==> flow/design.v <==
`timescale 1ns / 1ps
module AddSub(
    output [15:0] out,
    input  [15:0] in1,
    input  [15:0] in2,
    input oper
);
    wire signed [16:0] a_ext, m_ext, result;
    assign a_ext = {in1[15], in1};
    assign m_ext = {in2[15], in2};
    assign result = oper ? (a_ext - m_ext) : (a_ext + m_ext);
    assign out = result[15:0];
endmodule
`timescale 1ns / 1ps
module Booth_Algo_Controller(
    ldA, ldQ, ldM, clrA, clrQ, clrDff,
    sftA, sftQ, addsub, decr, ldCount,
    isCountZero, Q0, Qm1, start, done, clk, rst
);
    input Qm1, Q0, start, isCountZero, clk, rst;
    output reg ldA, ldQ, ldM, clrA, clrQ, clrDff;
    output reg sftA, sftQ, addsub, decr, ldCount, done;
    reg [2:0] state, next_state;
    localparam IDLE   = 3'b000,
               LOAD   = 3'b001,
               CHECK  = 3'b010,
               ADD    = 3'b011,
               SUB    = 3'b100,
               SHIFT  = 3'b101,
               DONE   = 3'b110;
    always @(posedge clk or posedge rst) begin
        if (rst)
            state <= IDLE;
        else
            state <= next_state;
    end
    always @(*) begin
        case(state)
            IDLE:  next_state = start ? LOAD : IDLE;
            LOAD:  next_state = CHECK;
            CHECK: begin
                if (isCountZero)
                    next_state = DONE;
                else begin
                    case({Q0, Qm1})
                        2'b01:   next_state = ADD;
                        2'b10:   next_state = SUB;
                        default: next_state = SHIFT;
                    endcase
                end
            end
            ADD:   next_state = SHIFT;
            SUB:   next_state = SHIFT;
            SHIFT: next_state = CHECK;
            DONE:  next_state = start ? DONE : IDLE;
            default: next_state = IDLE;
        endcase
    end
    always @(*) begin
        ldA = 0; ldQ = 0; ldM = 0; 
        clrA = 0; clrQ = 0; clrDff = 0;
        sftA = 0; sftQ = 0; 
        addsub = 0; decr = 0; ldCount = 0; 
        done = 0;
        case(state)
            LOAD: begin 
                ldM = 1;
                ldQ = 1;
                clrA = 1;
                clrDff = 1;
                ldCount = 1;
            end
            ADD: begin 
                ldA = 1;
                addsub = 0;
            end
            SUB: begin 
                ldA = 1;
                addsub = 1;
            end
            SHIFT: begin 
                sftA = 1;
                sftQ = 1;
                decr = 1;
            end
            DONE: begin
                done = 1;
            end
        endcase
    end
endmodule
`timescale 1ns / 1ps
module Booth_Algo_Datapath(
    ldA, ldQ, ldM, clrA, clrQ, clrDff,
    sftA, sftQ, addsub, decr, ldCount,
    data_in_Q, data_in_M, clk,
    Q0, Qm1, isCountZero, A, Q
);
    input ldA, ldQ, ldM, clrA, clrQ, clrDff, sftA, sftQ, addsub, decr, ldCount;
    input [15:0] data_in_Q, data_in_M;
    input clk;
    wire [15:0] M, Z;
    output [15:0] A, Q;
    output Q0, Qm1, isCountZero;
    wire [4:0] count;
    assign isCountZero = (count == 5'd0);
    assign Q0 = Q[0];
    shiftreg AR(.data_in(Z), .data_out(A), .SR_in(A[15]), .clk(clk), .ld(ldA), .clr(clrA), .sft(sftA));
    shiftreg QR(.data_in(data_in_Q), .data_out(Q), .SR_in(A[0]), .clk(clk), .ld(ldQ), .clr(clrQ), .sft(sftQ));
    Dff QM1(.d(Q[0]), .q(Qm1), .clk(clk), .clr(clrDff));
    PIPOReg MR(.data_in(data_in_M), .data_out(M), .clk(clk), .ld(ldM));
    AddSub AS(.out(Z), .in1(A), .in2(M), .oper(addsub));
    Counter C(.count(count), .clk(clk), .ld(ldCount), .decr(decr));
endmodule
`timescale 1ns / 1ps
module Booth_Multiplier(
    input signed [15:0] in1, in2,
    input start, clk, rst,
    output reg signed [31:0] out,
    output done
);
    wire ldA, ldQ, ldM, clrA, clrQ, clrDff;
    wire sftA, sftQ, addsub, decr, ldCount;
    wire Q0, Qm1, isCountZero;
    wire signed [15:0] A, Q;
    wire signed [31:0] booth_result;
    wire in1_is_min = (in1 == 16'sh8000);   
    wire in2_is_min = (in2 == 16'sh8000);   
    wire signed [15:0] data_M, data_Q;
    assign data_M = in1_is_min ? in2 : in1;
    assign data_Q = in1_is_min ? in1 : in2;
    Booth_Algo_Datapath dp(
        .ldA(ldA), .ldQ(ldQ), .ldM(ldM), 
        .clrA(clrA), .clrQ(clrQ), .clrDff(clrDff),
        .sftA(sftA), .sftQ(sftQ), .addsub(addsub), 
        .decr(decr), .ldCount(ldCount),
        .data_in_Q(data_Q), .data_in_M(data_M), .clk(clk),
        .Q0(Q0), .Qm1(Qm1), .isCountZero(isCountZero),
        .A(A), .Q(Q)
    );
    Booth_Algo_Controller ctrl(
        .ldA(ldA), .ldQ(ldQ), .ldM(ldM), 
        .clrA(clrA), .clrQ(clrQ), .clrDff(clrDff),
        .sftA(sftA), .sftQ(sftQ), .addsub(addsub), 
        .decr(decr), .ldCount(ldCount),
        .isCountZero(isCountZero), .Q0(Q0), .Qm1(Qm1), 
        .start(start), .done(done), .clk(clk), .rst(rst)
    );
    assign booth_result = {A, Q};
    always @(*) begin
        out = booth_result;
    end
endmodule
`timescale 1ns / 1ps
module Counter(
    output reg [4:0] count,
    input clk,
    input ld,
    input decr
);
    initial count = 5'd0;
    always @(posedge clk) begin
        if (ld)
            count <= 5'd16;  
        else if (decr)
            count <= count - 1;
    end
endmodule
`timescale 1ns / 1ps
module Dff(
    input  d,
    output reg q,
    input  clk,
    input  clr
);
    initial q = 1'b0;
    always @(posedge clk) begin
        if (clr)
            q <= 1'b0;
        else
            q <= d;
    end
endmodule
`timescale 1ns / 1ps
module PIPOReg(
    input  [15:0] data_in,
    output reg [15:0] data_out,
    input  clk,
    input  ld
);
    initial data_out = 16'd0;
    always @(posedge clk) begin
        if (ld)
            data_out <= data_in;
    end
endmodule
`timescale 1ns / 1ps
module shiftreg(
    input  [15:0] data_in,
    output reg [15:0] data_out,
    input  SR_in,
    input  clk,
    input  ld,
    input  clr,
    input  sft
);
    initial data_out = 16'd0;
    always @(posedge clk) begin
        if (clr)
            data_out <= 16'd0;
        else if (ld)
            data_out <= data_in;
        else if (sft)
            data_out <= {SR_in, data_out[15:1]};
    end
endmodule
# Tool chain data of Booth_Multiplier

What the tools print for Booth_Multiplier, step after step.
Lines are those of the file above, counted from 1.
Operators: Yosys type, input widths -> output width; for muxes data width and select width s.
Library cell names are shortened.
A cell with - has no value.

Top module: Booth_Multiplier
Clock: clk
Library: sky130hd
Library corner: tt_025C_1v80

# After elaboration

Source: Yosys, flattened and elaborated, memories not mapped. Widths are those after wreduce. Registers that Yosys merges into a memory's read port (data or address) are not register bits. Print and check cells do not count. Equal cells are merged and count once.

Register bits after elaboration: 57
Latch bits: 0
Memory bits (writable): 0
Bits in read-only memories: 0
Word width x clocked read ports: 0
Memory cells: 0
Input port bits: 35
Output and inout port bits: 33
Elaborated cells: 42

Add/sub/neg operators: 3
Multipliers: 0
Div/mod/pow operators: 0
Order comparisons: 0
Equal/unequal tests: 9
Shifts and indexed selects: 0
Mux-type cells: 17
Bitwise gates (word level): 0
Reductions and logical operators: 6

Operators by type and width:

| kind                 | count |
| $mux 16              | 6 |
| $add 16x16->16       | 1 |
| $sub 16x16->16       | 1 |
| $eq 16x16->1 const B | 1 |
| $pmux 3 s5           | 1 |
| $mux 15              | 1 |
| $eq 3x3->1 const B   | 3 |
| $eq 3x2->1 const B   | 2 |
| $pmux 3 s2           | 1 |
| $mux 3               | 2 |
| $mux 1               | 6 |
| $sub 5x1->5 const B  | 1 |
| $logic_not 5->1      | 1 |
| $reduce_bool 2->1    | 2 |
| $reduce_or 2->1      | 2 |
| $eq 3x1->1 const B   | 1 |
| $logic_not 3->1      | 1 |
| $eq 2x1->1 const B   | 1 |
| $eq 2x2->1 const B   | 1 |

# Longest topological paths

Longest topological path by Yosys (ltp), each cell counted once; first at word level (registers and memories cut), then after technology mapping (sequential cells cut; the memories' decode and read muxes count).

Depth in word-level cells: 4
ABC_AREA: 1
Gate-level depth with buffers: 23
Gate-level depth less buffers: 23

# Synthesis result

Yosys stat after the flow's synthesis: flattened, memories mapped to cells. It holds for the ABC_AREA given above (unset counts as 0); a run with the other value may have another netlist.
Totals and module areas in this step are rounded.

Cell types:

| cell     | count | total area (sq um) |
| edfxtp_1 | 32    | 960.922 |
| dfxtp_1  | 22    | 440.422 |
| nand2_1  | 114   | 427.91 |
| inv_1    | 80    | 300.288 |
| ha_1     | 17    | 212.704 |
| o21ai_0  | 38    | 190.182 |
| a21oi_1  | 34    | 170.163 |
| dfrtp_1  | 6     | 150.144 |
| nand3_1  | 26    | 130.125 |
| nor2_1   | 32    | 120.115 |
| o31ai_1  | 16    | 120.115 |
| xor2_1   | 13    | 113.859 |
| nand2_2  | 6     | 37.536 |
| clkbuf_1 | 8     | 30.029 |
| dfstp_2  | 1     | 26.275 |
| xnor2_1  | 3     | 26.275 |
| buf_2    | 5     | 25.024 |
| buf_4    | 3     | 22.522 |

Other cell types: 24; their cells: 38.

Mapped cells: 494
Chip area (Yosys): 3,780 sq um
Area of sequential cells: 1,580 sq um
Flip-flop cells: 61
Buffers: 16

# Worst setup path after synthesis

Source: OpenSTA report_checks on the synthesized netlist (no wires, ideal clock, input and output delay 20% of the period each), path of least setup slack; recovery checks are left aside. Register names are those of the netlist, which keeps one name where synthesis merged equal registers.

Path type: register -> register
From: register dp.MR.data_out[0]
To: register dp.AR.data_out[15]
Clock period: 2.89 ns
Setup time: 0.110 ns
Time at the first pin: 0.000 ns
Arrival: 2.436 ns
Data required time: 2.780 ns
Setup slack: 0.344 ns
Path delay: 2.546 ns
Driving pins on the path: 21
Buffers on the path: 0
Synthesis period reached: 2.546 ns

"path delay" is the arrival time less input delay plus setup time.
"driving pins on the path" counts driving pins, that of a launching flip-flop among them; a cell with two outputs on the path counts twice.
"synthesis period reached" is the clock period less the worst setup slack; recovery checks do not enter. This is arithmetic on one report: input and output delays are still those of the set period (20% each).
Between the ends stands the longest chain of elaborated cells between them, by number of cells; it is not shown to be the way that was timed. Of several equally long chains one is given.
Each line given opens the expression or statement behind the cell; cells for indexed reads and writes are added by Yosys, which also makes memories of some case tables.
At most two assigning lines are given for a register; there are more.

Path through: edfxtp_1 inv_1 ha_1 inv_1 nor2_2 inv_2 nor3_2 nand3_2 o31ai_1 xor2_1 ha_1 nand2_1 nor2_1 and3_1 nand2_1 nand2_1 nand3_1 nand3_1 nand2_1 inv_1 nor2_1
Length of the longest elaborated chain: 3
Elaborated cells on any way between the ends: 4
RTL lines with such cells: 2
Classes of those cells: 2 x add/sub; 2 x mux

Ends and longest elaborated chain, after synthesis:

| element         | line | source |
| start, declared | 187  | `output reg [15:0] data_out,` |
| start, assigned | 194  | `data_out <= data_in;` |
| $add 16x16->16  | 11   | `assign result = oper ? (a_ext - m_ext) : (a_ext + m_ext);` |
| $mux 16         | 11   |  |
| $mux 16         | 211  | `else if (ld)` |
| end, assigned   | 212  | `data_out <= data_in;` |
| end, assigned   | 214  | `data_out <= {SR_in, data_out[15:1]};` |
| end, declared   | 200  | `output reg [15:0] data_out,` |

# Timing after layout

From the final timing report of stored run 1: the path of least setup slack in the routed layout; clock arrival at registers is part of the times.

Path type: register -> register
From: register dp.MR.data_out[1]
To: register dp.AR.data_out[14]
Clock period: 2.95 ns
Setup time: 0.12 ns
Time at the first pin: 0.33 ns
Arrival: 3.07 ns
Data required time: 3.17 ns
Setup slack: 0.10 ns
Driving pins on the path: 18
Buffers on the path: 1

Between the ends stands the longest chain of elaborated cells between them, by number of cells; it is not shown to be the way that was timed. Of several equally long chains one is given.
At most two assigning lines are given for a register; there are more.

Path through: edfxtp_1 buf_4 nor2_1 nand2_1 nor2_2 nor2_1 a21oi_1 xor2_1 inv_1 ha_1 a21oi_1 o21ai_0 a21oi_1 nand2_1 nand2_1 nand3_1 nand2_1 a21oi_1
Length of the longest elaborated chain: 3
Elaborated cells on any way between the ends: 4
RTL lines with such cells: 2
Classes of those cells: 2 x add/sub; 2 x mux

Ends and longest elaborated chain, post-layout:

| element         | line | source |
| start, declared | 187  | `output reg [15:0] data_out,` |
| start, assigned | 194  | `data_out <= data_in;` |
| $add 16x16->16  | 11   | `assign result = oper ? (a_ext - m_ext) : (a_ext + m_ext);` |
| $mux 16         | 11   |  |
| $mux 16         | 211  | `else if (ld)` |
| end, assigned   | 212  | `data_out <= data_in;` |
| end, assigned   | 214  | `data_out <= {SR_in, data_out[15:1]};` |
| end, declared   | 200  | `output reg [15:0] data_out,` |

Settings and measured results of 2 stored flow runs for module Booth_Multiplier (sky130hd), not sorted in any way. The constraints put input and output delay at 20% of the set period each and load the outputs with 0.01 pF.
"reached clock period" is the run's clock period less its worst setup slack. It is reckoned from that one timing run; input and output delays stay at 20% of the period that was set.
"critical path time" = time allowed to the worst setup path (clock period - input delay - output delay, where it has them) - its slack; a late launch clock adds to it, a late capture clock takes from it.
"power consumption": no workload was simulated; the value follows from the tool's default switching activity.
The measured numbers are rounded.
Settings: . = not set for that run.

| setting or result                      | stored run 1         | stored run 2         |
| period_ns                              | 2.95                 | 2.96                 |
| CORE_UTILIZATION                       | 21                   | 40                   |
| SETUP_SLACK_MARGIN                     | -0.22                | .                    |
| PLACE_DENSITY_LB_ADDON                 | 0.09                 | .                    |
| CELL_PAD_IN_SITES_DETAIL_PLACEMENT     | 2                    | .                    |
| ABC_AREA                               | 1                    | .                    |
| CTS_CLUSTER_SIZE                       | 17                   | .                    |
| CAP_MARGIN                             | 10                   | 20                   |
| MAX_ROUTING_LAYER                      | met5                 | .                    |
| CORE_MARGIN                            | 2                    | 2                    |
| SLEW_MARGIN                            | 20                   | 20                   |
| worst-case hold slack (ns)             | 0.467                | 0.461                |
| power consumption (uW)                 | 4,620                | 4,700                |
| final setup TNS (ns)                   | 0.000                | -0.260               |
| netlist area reported by Yosys (sq um) | 3,780                | 3,580                |
| critical path time (ns)                | 2.85                 | 3.16                 |
| worst path kind                        | register -> register | register -> register |
| utilization of the finished layout     | 0.284                | 0.568                |
| reached clock period (ns)              | 2.853                | 3.157                |
| die outline area (sq um)               | 19,100               | 9,720                |
| setup slack of the worst path (ns)     | 0.097                | -0.197               |
